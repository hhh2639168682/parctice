==> flow/design.v <==
`timescale 1ns/1ps
module streamed_led(
    input clk,
    input rstn,
    input mode,
    output reg [7:0]led
);
reg [23:0]cnt;
always @(posedge clk or negedge rstn)begin
if(!rstn)begin
cnt <= 'd0;
end
else if (cnt == 500-1) begin
    cnt <= 'd0;
end
else begin
cnt <= cnt + 1'b1;
end
end
reg dv_clk;
always @(posedge clk or negedge rstn)begin
    if (!rstn) begin
        dv_clk <= 'b0;
    end
else if (cnt == 24'd1) begin
    dv_clk <= 1;
end 
else dv_clk <= '0;
end
reg [2:0] dv_cnt;
always @(posedge clk or negedge rstn) begin
    if (!rstn) begin
        dv_cnt <= 'b0;
    end
     else if(dv_cnt == 7)begin
         dv_cnt <= 'b0;
     end
     else if (dv_clk) begin
         dv_cnt <= dv_cnt + 1'b1;
     end
     else  dv_cnt <= dv_cnt;
end
always @(posedge clk or negedge rstn)begin
    if(!rstn)begin
    led <= 8'b00000001;
    end
    else if (mode == 0) 
    begin
        if(dv_clk == 1)
        begin
            led <= {led[6:0],led[7]};
        end
        else led <= led;
    end
    else if (mode == 1) begin
        case (dv_cnt)
           0 : led <= 8'b00000001; 
           1 : led <= 8'b00000100; 
           2 : led <= 8'b00010000; 
           3 : led <= 8'b01000000; 
           4 : led <= 8'b00000001; 
           5 : led <= 8'b00001000; 
           6 : led <= 8'b00100000; 
           7 : led <= 8'b10000000; 
            default: led <= led;
        endcase
    end
    end
endmodule
# Reports on streamed_led
# What the tools print for streamed_led, step after step.
# Lines are those of the file above, counted from 1.
# Operators: Yosys type, input widths -> output width; for muxes data width and select width s.
# Library cell names are shortened.
# Not given: --
[setup]
design = "streamed_led"
clk_port = "clk"
lib = "sky130hd"
lib_corner = "tt_025C_1v80"

# Word level
# Counts by Yosys on the flattened word-level netlist (proc, flatten, opt, wreduce; memories kept). Register bits leave out memories and registers merged into their read ports (data or address). Print and check cells are left out. Cells with the same type and inputs are merged into one.
# Yosys's memory passes give these memory sizes; they may raise the number of words (mostly to a power of two), join words into wider ones and drop unused or constant bits.
[word_totals]
rom_bits = 56
in_bits = 3
word_cells = 18
clocked_rd_ports_x_width = 0
mem_bits_rw = 0
reg_bits = 36
latchBits = 0
output_inout_bits = 8
memories = 1
[mem_list]
columns = ["name", "size", "width", "rd", "write_ports", "line_no", "text"]
rows = [
  ["(name not given)", 8, 7, 1, 0, 56, "case (dv_cnt)"],
]
[classes]
div = 0
mul = 0
logic = 0
addsub = 2
mux = 6
n_eq = 3
shift = 0
reduce_and_logical = 2
n_cmp = 0
[op_table]
columns = ["op", "n"]
rows = [
  ["$add 24x1->24 const B", 1],
  ["$eq 24x1->1 const B", 1],
  ["$eq 24x9->1 const B", 1],
  ["$mux 24", 1],
  ["$mux 8", 2],
  ["$mux 3", 2],
  ["$reduce_bool 2->1", 2],
  ["$add 3x1->3 const B", 1],
  ["$eq 3x3->1 const B", 1],
  ["$mux 1", 1],
]

# Longest topological paths
# Yosys ltp: most cells in a row. Word level: on the elaborated netlist, between registers, memories and ports. Mapped: between sequential cells and ports; inverters and the memories' decode and read muxes count.
[logic_depth]
word_depth = 3
ABC_AREA = 0
mapped_depth = 6
depth_no_buf = 5

# Netlist
# Source: synth_stat.txt of the flow (Yosys; design flattened, memories mapped). It holds for the ABC_AREA given above (unset counts as 0); a run with the other value may have another netlist.
# The area totals of this step are shown rounded.
[by_type]
columns = ["type", "n", "area_total_um2"]
rows = [
  ["dfrtp_1", 35, 875.84],
  ["xnor2_1", 13, 113.859],
  ["ha_1", 8, 100.096],
  ["mux2i_1", 9, 90.086],
  ["xor2_1", 10, 87.584],
  ["nand3_1", 17, 85.082],
  ["nor2_1", 15, 56.304],
  ["o21ai_0", 8, 40.038],
  ["nand4_1", 6, 37.536],
  ["nand2_1", 9, 33.782],
  ["dfstp_2", 1, 26.275],
  ["and3_1", 4, 25.024],
  ["nor4_1", 4, 25.024],
  ["nand4_4", 1, 21.27],
  ["nor4_4", 1, 21.27],
  ["nor3_1", 4, 20.019],
  ["and4_1", 2, 17.517],
  ["nor3_4", 1, 16.266],
]
# Other cell types: 8; their cells: 13.
[mapped]
buf_cells = 5
stdcells = 161
ffs = 36
synth_area_um2 = 1770
seq_area_um2 = 902

# Timing after synthesis
# Source: OpenSTA report_checks on the synthesized netlist (no wires, ideal clock, input and output delay 20% of the period each), path of least setup slack; recovery checks are left aside. Register names are those of the netlist, which keeps one name where synthesis merged equal registers.
[synth_path]
kind = "register to register"
start = "reg cnt[0]"
end = "reg cnt[22]"
path_delay_ns = 1.387
setup_time_ns = 0.123
n_path_buf = 0
arrival_time_ns = 1.264
clock_period_ns = 2.39
driving_pins = 6
slack_ns = 1.004
required_time_ns = 2.267
launch_ns = 0.000
period_less_setup_slack_ns = 1.386
# "path_delay_ns" is the arrival time less input delay plus setup time.
# "driving_pins": output pins that drive a net of the path, with the launching flip-flop's if there is one; two outputs of one cell count as two.
# "period_less_setup_slack_ns" = period - worst setup slack (recovery checks aside). The figure is calculated, with input and output delays left at 20% of the set period.
# The rows between start and end are the longest chain of elaborated cells between them; the timing report does not say that the signal goes this way. Where chains are equally long, one stands for them.
# Each line given opens the expression or statement behind the cell; cells for indexed reads and writes are added by Yosys, which also makes memories of some case tables.
# At most two assigning lines are given for a register; there are more.
[synth_between]
cell_sequence = "dfrtp_1 ha_1 nand3_1 nor4_4 nand3_1 xnor2_1"
elab_chain_cells = 2
cone_cells = 3
lines_between = 2
cone_classes = "add/sub: 1; eq/ne: 1; mux: 1"
[synth_lines]
columns = ["element", "line_no", "text"]
rows = [
  ["start: declaration", 8, "reg [23:0]cnt;"],
  ["start: assignment", 11, "cnt <= 'd0;"],
  ["start: assignment", 17, "cnt <= cnt + 1'b1;"],
  ["$add 24x1->24", 17, ""],
  ["$mux 24", 13, "else if (cnt == 500-1) begin"],
  ["end: assignment", 14, "cnt <= 'd0;"],
  ["end: assignment", 17, ""],
  ["end: declaration", 8, ""],
]

# Worst path after layout
# Path of least setup slack in the final report of stored run 1 (OpenROAD, finished layout, wires in). Where an end is a register, its clock arrival counts in the times.
[layout_path]
kind = "register to output"
start = "reg led[0]"
end = "out led[0]"
clock_period_ns = 2.17
launch_ns = 0.28
driving_pins = 2
slack_ns = 0.39
arrival_time_ns = 1.35
output_delay_ns = 0.43
required_time_ns = 1.74
n_path_buf = 1
# At most two assigning lines are given for a register; there are more.
[layout_between]
cell_sequence = "dfstp_2 clkdlybuf4s50_1"
elab_chain_cells = 0
cone_cells = 0
lines_between = 0
[layout_lines]
columns = ["element", "line_no", "text"]
rows = [
  ["start: declaration", 6, "output reg [7:0]led"],
  ["start: assignment", 51, "led <= {led[6:0],led[7]};"],
  ["start: assignment", 53, "else led <= led;"],
  ["end: declaration", 6, ""],
]

# Measured results for streamed_led: 2 stored runs of the Yosys and OpenROAD flow on sky130hd. The settings differ; the order carries no meaning. The constraints put input and output delay at 20% of the set period each and load the outputs with 0.01 pF.
# "achievedPeriod_ns" = clock period - worst setup slack. The figure is calculated, with input and output delays left at 20% of the set period.
# "worst_setup_path_time_ns" = time allowed to the worst setup path (clock period - input delay - output delay, where it has them) - its slack; a late launch clock adds to it, a late capture clock takes from it.
# Results are given in rounded form.

[[run]]
name = "stored run 1"
[run.settings]
period_ns = 2.17
CAP_MARGIN = 20
CORE_MARGIN = 2
CORE_UTILIZATION = 40
SLEW_MARGIN = 20
[run.results]
synth_area_um2 = 1770
final_die_area_um2 = 4970
post_route_stdcell_area_um2 = 2010
setup_ws_ns = 0.387
tns_setup_ns = 0.000
final_hold_ws_ns = 0.495
achievedPeriod_ns = 1.783
worst_setup_path_time_ns = 1.35
worst_path_kind = "register to output"

[[run]]
name = "stored run 2"
[run.settings]
period_ns = 2.66
CORE_UTILIZATION = 71
SETUP_SLACK_MARGIN = 0.2
PLACE_DENSITY_LB_ADDON = 0.11
TNS_END_PERCENT = 70
SLEW_MARGIN = 10
MAX_ROUTING_LAYER = "met5"
CAP_MARGIN = 20
CORE_MARGIN = 2
[run.results]
synth_area_um2 = 1770
final_die_area_um2 = 2910
post_route_stdcell_area_um2 = 1970
setup_ws_ns = 0.708
tns_setup_ns = 0.000
final_hold_ws_ns = 0.488
achievedPeriod_ns = 1.952
worst_setup_path_time_ns = 1.42
worst_path_kind = "register to output"
