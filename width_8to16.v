==> flow/design.v <==
`timescale 1ns/1ns
module width_8to16(
	input 				   clk 		,   
	input 				   rst_n		,
	input				      valid_in	,
	input	   [7:0]		   data_in	,
 	output	reg			valid_out,
	output   reg [15:0]	data_out
);
reg [7:0]data_r;
reg cnt;
always@(posedge clk or negedge rst_n)
if(!rst_n)
begin
data_r <= 'b0;
end
else if(valid_in)
begin
data_r <= data_in;
end
always@(posedge clk or negedge rst_n)
begin
if(!rst_n)
begin
cnt <= 'b0;
end
else if(valid_in)
begin
cnt <= cnt+1;
end
else if(cnt==1)
cnt <= cnt;
else
cnt <= 'b0;
end
always@(posedge clk or negedge rst_n)
begin
if(!rst_n)
begin
data_out <= 'b0;
valid_out <= 'b0;
end
else if(cnt==1 & valid_in)
begin
data_out <= {data_r,data_in};
valid_out <= 1;
end
else
begin
data_out <= data_out;
valid_out <= 'b0;
end
end
endmodule
* Tool chain data of width_8to16
What the tools print for width_8to16, step after step. Lines are those of the file above, counted from 1. Cell names lack the library's common part. A cell with -- has no value.
Set-up: top width_8to16, clock port clk, cell library sky130hd, timing corner tt_025C_1v80

* After elaboration
Counts by Yosys on the flattened word-level netlist (proc, flatten, opt, wreduce; memories kept). Register bits leave out memories and registers merged into their read ports (data or address); mux counts leave out enables and synchronous resets folded into registers. Print and check cells are left out. Cells with the same type and inputs are merged into one.
Operators by class: $mul 0, add/subtract/negate cells 1, bitwise gates (word level) 1, muxes and demuxes 3, magnitude comparators 0, reductions and logical operators 0, eq/ne operators 0, divide/modulo/power cells 0, shift-type cells 0
Operators with widths (count):
- 1-bit 2-to-1 mux | 3
- 1-bit adder with constant B | 1
- 1-bit bitwise AND | 1
Bit counts: bits in writable memories 0, bits in latches 0, word width x clocked read ports 0, register bits after elaboration 26, memory bits (read-only) 0, memories 0

* Depth
Longest topological path by Yosys (ltp), each cell counted once; first at word level (registers and memories cut), then after technology mapping (sequential cells cut; the memories' decode and read muxes count).
Depth: depth in word-level cells 2, ABC_AREA 0, mapped depth 4, depth with buffers taken out 2

* After synthesis
Yosys stat after the flow's synthesis: flattened, memories mapped to cells. It holds for the ABC_AREA given above (unset counts as 0); a run with the other value may have another netlist.
Mapped netlist: buffers 2, area of sequential cells 650.6 um2, chip area (Yosys) 1001.0 um2, mapped flip-flops 26, mapped cells 55
Cells by type:
- dfrtp_1 | count 26, total area 650.624 um2
- mux2_2 | count 15, total area 168.912 um2
- mux2_4 | count 9, total area 135.13 um2
- buf_6 | count 2, total area 22.522 um2
- nand2_4 | count 1, total area 11.261 um2
- xor2_1 | count 1, total area 8.758 um2
- inv_1 | count 1, total area 3.754 um2

* Timing after synthesis
Source: OpenSTA report_checks on the synthesized netlist (no wires, ideal clock, input and output delay 20% of the period each), path of least setup slack; recovery checks are left aside. Register names are those of the netlist, which keeps one name where synthesis merged equal registers.
Timing path post-synthesis: path kind register to register, start register cnt, end register data_out[10], path delay 1.090 ns, path buffers 1, library setup time 0.125 ns, launch time at the first pin 0.000 ns, slack 0.240 ns, stages 4, data arrival time 0.965 ns, data required time 1.205 ns, clock period 1.33 ns, synthesis period reached 1.09 ns
"path delay" = arrival - input delay + setup time. "stages": output pins that drive a net of the path, with the launching flip-flop's if there is one; two outputs of one cell count as two. "synthesis period reached" = period - worst setup slack (recovery checks aside). The figure is calculated, with input and output delays left at 20% of the set period. The rows between start and end are the longest chain of elaborated cells between them; the timing report does not say that the signal goes this way. Where chains are equally long, one stands for them. A line is the first line of the expression or statement that the cell stems from. Yosys adds cells for indexed reads and writes and turns some case tables into memories. A register here has more assigning lines than the two given.
Between the ends, post-synthesis: cell sequence dfrtp_1 -> nand2_4 -> buf_6 -> mux2_4, cells in the longest elaborated chain 1, elaborated cells on any way between the ends 1
Ends and longest elaborated chain, post-synthesis:
- from (decl) | line 11 | reg cnt;
- from (assign) | line 29 | cnt <= cnt+1;
- from (assign) | line 32 | cnt <= cnt;
- 1-bit bitwise AND | line 43 | else if(cnt==1 & valid_in)
- to (assign) | line 45 | data_out <= {data_r,data_in};
- to (assign) | line 50 | data_out <= data_out;
- to (decl) | line 8 | output reg [15:0] data_out

* Path in the finished layout
Path of least setup slack in the final report of job 2 (OpenROAD, finished layout, wires in). Where an end is a register, its clock arrival counts in the times.
Timing path post-layout: path kind register to output, start register data_out[6], end output data_out[6], path buffers 1, slack 0.16 ns, data required time 1.33 ns, clock period 1.66 ns, external output delay 0.33 ns, launch time at the first pin 0.26 ns, data arrival time 1.17 ns, stages 2
A register here has more assigning lines than the two given.
Between the ends, post-layout: cell sequence dfrtp_1 -> clkdlybuf4s50_1, cells in the longest elaborated chain 0, elaborated cells on any way between the ends 0
Ends and longest elaborated chain, post-layout:
- from (decl) | line 8 | output reg [15:0] data_out
- from (assign) | line 45 | data_out <= {data_r,data_in};
- from (assign) | line 50 | data_out <= data_out;
- to (decl) | line 8

Below are 2 stored runs of the flow (Yosys, OpenROAD; platform sky130hd) on width_8to16, each with its settings and what was measured, unordered. Constraints: input delay and output delay 20% of the set period each, output load 0.01 pF.
"achieved clock period" means the clock period less the worst setup slack. The figure is calculated, with input and output delays left at 20% of the set period.
"allowed time less slack (worst setup path)": the worst setup path's part of the clock period (all of it between registers, 20% less for each end at a port) less its slack. A launch clock that arrives late makes it longer, a capture clock that arrives late makes it shorter.
"overall power" is the tool's figure for a default switching activity; nothing was simulated.

* Job 1 | settings: period_ns 1.01; CORE_UTILIZATION 44; SETUP_SLACK_MARGIN 0.27; PLACE_DENSITY 0.44; CORE_ASPECT_RATIO 0.51; CORE_MARGIN 6; CELL_PAD_IN_SITES_GLOBAL_PLACEMENT 1; CELL_PAD_IN_SITES_DETAIL_PLACEMENT 2; GPL_TIMING_DRIVEN 1; CTS_CLUSTER_SIZE 49; CAP_MARGIN 40; MAX_ROUTING_LAYER met5; SLEW_MARGIN 20 | no results, placement failed with DPL-0033
* Job 2 | settings: period_ns 1.66; CORE_UTILIZATION 18; SETUP_SLACK_MARGIN 0.12; PLACE_DENSITY_LB_ADDON 0.23; CORE_ASPECT_RATIO 0.73; CELL_PAD_IN_SITES_DETAIL_PLACEMENT 0; TNS_END_PERCENT 35; ABC_AREA 0; CAP_MARGIN 40; SLEW_MARGIN 20; MIN_ROUTING_LAYER met2; CORE_MARGIN 2 | results: area inside the die boundary 6181.0 um2; achieved clock period 1.501 ns; utilization after layout 25.8%; smallest setup slack 0.159 ns; overall power 2.283 mW; total negative setup slack 0.000 ns; netlist area reported by Yosys 1001.0 um2; standard-cell area of the final layout 1402.6 um2; allowed time less slack (worst setup path) 1.17 ns; type of the worst setup path register to output
